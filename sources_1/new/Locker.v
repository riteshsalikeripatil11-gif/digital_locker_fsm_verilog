==> flow/design.v <==
`timescale 1ns/1ps
module digital_locker (
    input clk,
    input rst,
    input [3:0] keypad_in,
    input start,
    input enter,
    input set_pin,
    input store,
    input read,
    input tamper,
    output reg unlocked,
    output reg locked,
    output reg locked_out,
    output reg fail,
    output reg [15:0] data_out
);
    parameter IDLE      = 3'b000,
              ENTERING  = 3'b001,
              VERIFY    = 3'b010,
              UNLOCKED  = 3'b011,
              ERROR     = 3'b100,
              LOCKOUT   = 3'b101;
    reg [2:0] state, next_state;
    reg [15:0] pin_reg;
    reg [15:0] entered_pin;
    reg [15:0] stored_data;
    reg [15:0] store_buffer;
    reg [2:0] digit_count;
    reg [1:0] wrong_attempts;
    reg [3:0] lockout_counter;
    always @(posedge clk or posedge rst) begin
        if (rst) begin
            state <= IDLE;
            pin_reg <= 16'h4321;    
            entered_pin <= 0;
            stored_data <= 0;
            store_buffer <= 0;
            digit_count <= 0;
            wrong_attempts <= 0;
            lockout_counter <= 0;
            locked_out <= 0;
        end 
        else begin
            state <= next_state;
            if (tamper) begin
                locked_out <= 1;
                wrong_attempts <= 3;
            end
            if (enter && state == ENTERING) begin
                entered_pin <= {entered_pin[11:0], keypad_in};
                digit_count <= digit_count + 1;
            end
            if (enter && state == UNLOCKED) begin
                store_buffer <= {store_buffer[11:0], keypad_in};
            end
            if (start) begin
                digit_count <= 0;
                entered_pin <= 0;
                store_buffer <= 0;
            end
            if (state == VERIFY && entered_pin != pin_reg)
                wrong_attempts <= wrong_attempts + 1;
            else if (state == UNLOCKED)
                wrong_attempts <= 0;
            if (state == LOCKOUT)
                lockout_counter <= lockout_counter + 1;
            else
                lockout_counter <= 0;
            if (state == UNLOCKED && set_pin && digit_count == 4)
                pin_reg <= entered_pin;
            if (state == UNLOCKED && store && digit_count == 4)
                stored_data <= store_buffer;
            if (state == LOCKOUT && lockout_counter == 10) begin
                locked_out <= 0;
                wrong_attempts <= 0;
            end
        end
    end
    always @(*) begin
        next_state = state;
        locked = 1;
        unlocked = 0;
        fail = 0;
        data_out = 0;
        case (state)
            IDLE:
                if (locked_out)
                    next_state = LOCKOUT;
                else if (start)
                    next_state = ENTERING;
            ENTERING:
                if (digit_count == 4)
                    next_state = VERIFY;
            VERIFY:
                if (entered_pin == pin_reg)
                    next_state = UNLOCKED;
                else if (wrong_attempts >= 2)
                    next_state = LOCKOUT;
                else
                    next_state = ERROR;
            UNLOCKED: begin
                locked = 0;
                unlocked = 1;
                if (read)
                    data_out = stored_data;
                if (start)
                    next_state = ENTERING;
            end
            ERROR: begin
                fail = 1;
                if (start)
                    next_state = ENTERING;
            end
            LOCKOUT: begin
                fail = 1;
                if (lockout_counter == 10)
                    next_state = IDLE;
            end
        endcase
    end
endmodule
== From RTL to reports: digital_locker ==
The steps from the RTL of digital_locker to its reports follow in flow order.
Lines are those of the file above, counted from 1.
Operators carry their Yosys type and port widths (W data, S select, Z words).
Not given: -
Inputs
  top module: digital_locker
  clock port: clk
  cell library: sky130hd
  corner: tt_025C_1v80

== Word level ==
Counts by Yosys on the flattened word-level netlist (proc, flatten, opt, wreduce; memories kept). Register bits leave out memories and registers merged into their read ports (data or address). Print and check cells are left out. Cells with the same type and inputs are merged into one.
Word-level totals
  bits in writable memories: 0
  memory bits (read-only): 0
  output and inout bits: 20
  bits in latches: 0
  input bits: 12
  cells after elaboration: 66
  word width x clocked read ports: 0
  register bits after elaboration: 77
  memories kept: 0
Cells by class
  multipliers: 0
  bitwise logic cells: 0
  reduce/logical cells: 17
  div/mod/pow operators: 0
  multiplexer cells: 25
  equal/unequal tests: 11
  shifts and indexed selects: 0
  order comparisons: 1
  $add $sub $neg: 3
Operators by type and width (number)
  $mux W16: 6
  $mux W3: 7
  $eq A16 B16 Y1: 1
  $ne A16 B16 Y1: 1
  $pmux W3 S5: 1
  $eq A3 B3 Y1 const B: 3
  $logic_and A1 B1 Y1: 8
  $mux W2: 4
  $reduce_bool A2 Y1: 3
  $eq A3 B2 Y1 const B: 2
  $reduce_bool A6 Y1: 1
  $mux W1: 6
  $ne A2 B2 Y1 const B: 2
  $reduce_or A2 Y1: 2
  $add A4 B1 Y4 const B: 1
  $eq A4 B4 Y1 const B: 1
  $reduce_bool A4 Y1: 1
  $mux W4: 1
  $add A3 B1 Y3 const B: 1
  $eq A3 B1 Y1 const B: 1
  $logic_not A3 Y1: 1
  $reduce_and A3 Y1: 1
  $add A2 B1 Y2 const B: 1
  $ge A2 B2 Y1 const B: 1

== Logic depth ==
Longest topological path by Yosys (ltp), each cell counted once; first at word level (registers and memories cut), then after technology mapping (sequential cells cut; the memories' decode and read muxes count).
Depth
  depth after elaboration: 4
  ABC_AREA: 1
  gate-level depth with buffers: 13
  depth with buffers taken out: 13

== After synthesis ==
Yosys stat after the flow's synthesis: flattened, memories mapped to cells. It holds for the ABC_AREA given above (unset counts as 0); a run with the other value may have another netlist.
Cells by type
  sky130_fd_sc_hd__dfrtp_1: number 74, total area 1.85E+03 um^2
  sky130_fd_sc_hd__nand2_1: number 110, total area 412.896 um^2
  sky130_fd_sc_hd__o21ai_0: number 63, total area 315.302 um^2
  sky130_fd_sc_hd__inv_1: number 76, total area 285.274 um^2
  sky130_fd_sc_hd__dfstp_2: number 6, total area 157.651 um^2
  sky130_fd_sc_hd__nor2_1: number 39, total area 146.39 um^2
  sky130_fd_sc_hd__nand3_1: number 28, total area 140.134 um^2
  sky130_fd_sc_hd__ha_1: number 5, total area 62.56 um^2
  sky130_fd_sc_hd__mux2_2: number 4, total area 45.043 um^2
  sky130_fd_sc_hd__o22ai_1: number 5, total area 31.28 um^2
  sky130_fd_sc_hd__clkbuf_1: number 7, total area 26.275 um^2
  sky130_fd_sc_hd__a21oi_1: number 3, total area 15.014 um^2
  sky130_fd_sc_hd__buf_2: number 3, total area 15.014 um^2
  sky130_fd_sc_hd__nand2_2: number 2, total area 12.512 um^2
  sky130_fd_sc_hd__nand4_1: number 2, total area 12.512 um^2
  sky130_fd_sc_hd__nor2_2: number 2, total area 12.512 um^2
  sky130_fd_sc_hd__or2_2: number 2, total area 12.512 um^2
  sky130_fd_sc_hd__inv_2: number 3, total area 11.261 um^2
Other cell types: 6; their cells: 7.
Synthesis totals
  sequential area: 2009.4 um^2
  mapped area: 3609.7 um^2
  mapped flip-flops: 80
  buffers: 13
  mapped cells: 441

== Timing after synthesis ==
Path of least setup slack by OpenSTA after synthesis, without wires, with an ideal clock, recovery checks aside; 20% of the period is set as input and as output delay. Where synthesis merged equal registers, the netlist keeps one of their names.
Timing post-synthesis
  path type: register to output
  start: reg state
  end: out data_out[10]
  arrival time: 1.108 ns
  slack: 0.116 ns
  path buffers: 2
  time at the first pin: 0.000 ns
  output delay: 0.306 ns
  required time: 1.224 ns
  clock period: 1.53 ns
  delay of the path: 1.108 ns
  driving pins on the path: 5
  synthesis period reached: 1.414 ns
"delay of the path" is the arrival time less input delay plus setup time.
A path that ends at an output port has no setup time.
"driving pins on the path" counts driving pins, that of a launching flip-flop among them; a cell with two outputs on the path counts twice.
"synthesis period reached" is the clock period less the worst setup slack; recovery checks do not enter. This is arithmetic on one report: input and output delays are still those of the set period (20% each).
An end named without its bit number is one bit of that signal or, where synthesis recoded a state register, one of its new flip-flops.
The rows between start and end are the longest chain of elaborated cells between them; the timing report does not say that the signal goes this way. Where chains are equally long, one stands for them.
A line is the first line of the expression or statement that the cell stems from. Yosys adds cells for indexed reads and writes and turns some case tables into memories.
On the way, post-synthesis
  cells stage by stage: sky130_fd_sc_hd__dfrtp_1 -> sky130_fd_sc_hd__buf_4 -> sky130_fd_sc_hd__nand2_1 -> sky130_fd_sc_hd__clkbuf_1 -> sky130_fd_sc_hd__nor2_1
  length of the longest elaborated chain: 2
  elaborated cells between the ends (all ways): 2
  those cells by class: 1 x eq/ne; 1 x mux
RTL lines, path post-synthesis
  start: declaration: line 24  | reg [2:0] state, next_state;
  start: assignment: line 34  | state <= IDLE;
  start: assignment: line 45  | state <= next_state;
  $eq A3 B2 Y1: line 86  | case (state)
  $mux W16: line 86
  end: declaration: line 16  | output reg [15:0] data_out

== Path in the finished layout ==
Path of least setup slack in the final report of flow run B (OpenROAD, finished layout, wires in). Where an end is a register, its clock arrival counts in the times.
Timing after layout
  path type: input to output
  start: in read
  end: out data_out[0]
  driving pins on the path: 5
  clock period: 2.78 ns
  slack: 0.32 ns
  arrival time: 1.91 ns
  output delay: 0.56 ns
  required time: 2.22 ns
  time at the first pin: 0.56 ns
  external input delay: 0.56 ns
  path buffers: 3
The rows between start and end are the longest chain of elaborated cells between them; the timing report does not say that the signal goes this way. Where chains are equally long, one stands for them.
On the way, after layout
  cells stage by stage: sky130_fd_sc_hd__clkdlybuf4s50_1 -> sky130_fd_sc_hd__nand2_1 -> sky130_fd_sc_hd__buf_4 -> sky130_fd_sc_hd__nor2_1 -> sky130_fd_sc_hd__clkdlybuf4s50_1
  length of the longest elaborated chain: 2
  elaborated cells between the ends (all ways): 2
  source lines of those cells: 2
  those cells by class: 2 x mux
RTL lines, path after layout
  start: declaration: line 10  | input read,
  $mux W16: line 105  | if (read)
  $mux W16: line 86  | case (state)
  end: declaration: line 16  | output reg [15:0] data_out

# Flow runs of digital_locker

Flow measurements of digital_locker on sky130hd: 2 stored runs with different settings, listed in no order. Input and output delays are each 20% of the period that was set; the output load is 0.01 pF.
"achieved clock period (ns)": clock period set for the run, less the worst setup slack. It is reckoned from that one timing run; input and output delays stay at 20% of the period that was set.
By "worst setup path time (ns)" is meant the share of the clock period that the worst setup path is allowed (20% is reserved at inputs, 20% at outputs), minus its slack. Clock arrival times at its registers enter into it.
By "finish__power__total" is meant OpenSTA's value without simulated activity: inputs other than the clock are taken to toggle once in ten clock periods, and the tool carries that through the logic.

settings of flow run A
{
  "period_ns": 1.18,
  "CORE_UTILIZATION": 61,
  "SETUP_SLACK_MARGIN": 0.01,
  "PLACE_DENSITY_LB_ADDON": 0.27,
  "CORE_ASPECT_RATIO": 1.8,
  "ABC_AREA": 1,
  "GPL_TIMING_DRIVEN": 0,
  "GPL_ROUTABILITY_DRIVEN": 0,
  "MIN_ROUTING_LAYER": "met1",
  "MAX_ROUTING_LAYER": "met5",
  "CAP_MARGIN": 20,
  "CORE_MARGIN": 2,
  "SLEW_MARGIN": 20
}
report of flow run A: did not finish, route, GRT-0232

settings of flow run B
{
  "period_ns": 2.78,
  "CORE_UTILIZATION": 25,
  "SETUP_SLACK_MARGIN": -0.14,
  "PLACE_DENSITY_LB_ADDON": 0.3,
  "HOLD_SLACK_MARGIN": 0.28,
  "CORE_MARGIN": 5,
  "CELL_PAD_IN_SITES_DETAIL_PLACEMENT": 0,
  "ABC_AREA": 1,
  "CTS_CLUSTER_DIAMETER": 148,
  "MAX_ROUTING_LAYER": "met4",
  "CAP_MARGIN": 20,
  "SLEW_MARGIN": 20
}
report of flow run B
yosys chip area after synthesis (um^2): 3609.7
finish__design__die__area: 16941.6
finish__design__instance__area__stdcell: 4505.6
finish__design__instance__utilization: 0.3136
finish__timing__setup__ws: 0.319
finish__timing__setup__tns: 0.000
finish__timing__hold__ws: 0.473
finish__power__total: 2.892e-03
achieved clock period (ns): 2.461
worst setup path time (ns): 1.35
worst setup path kind: input to output
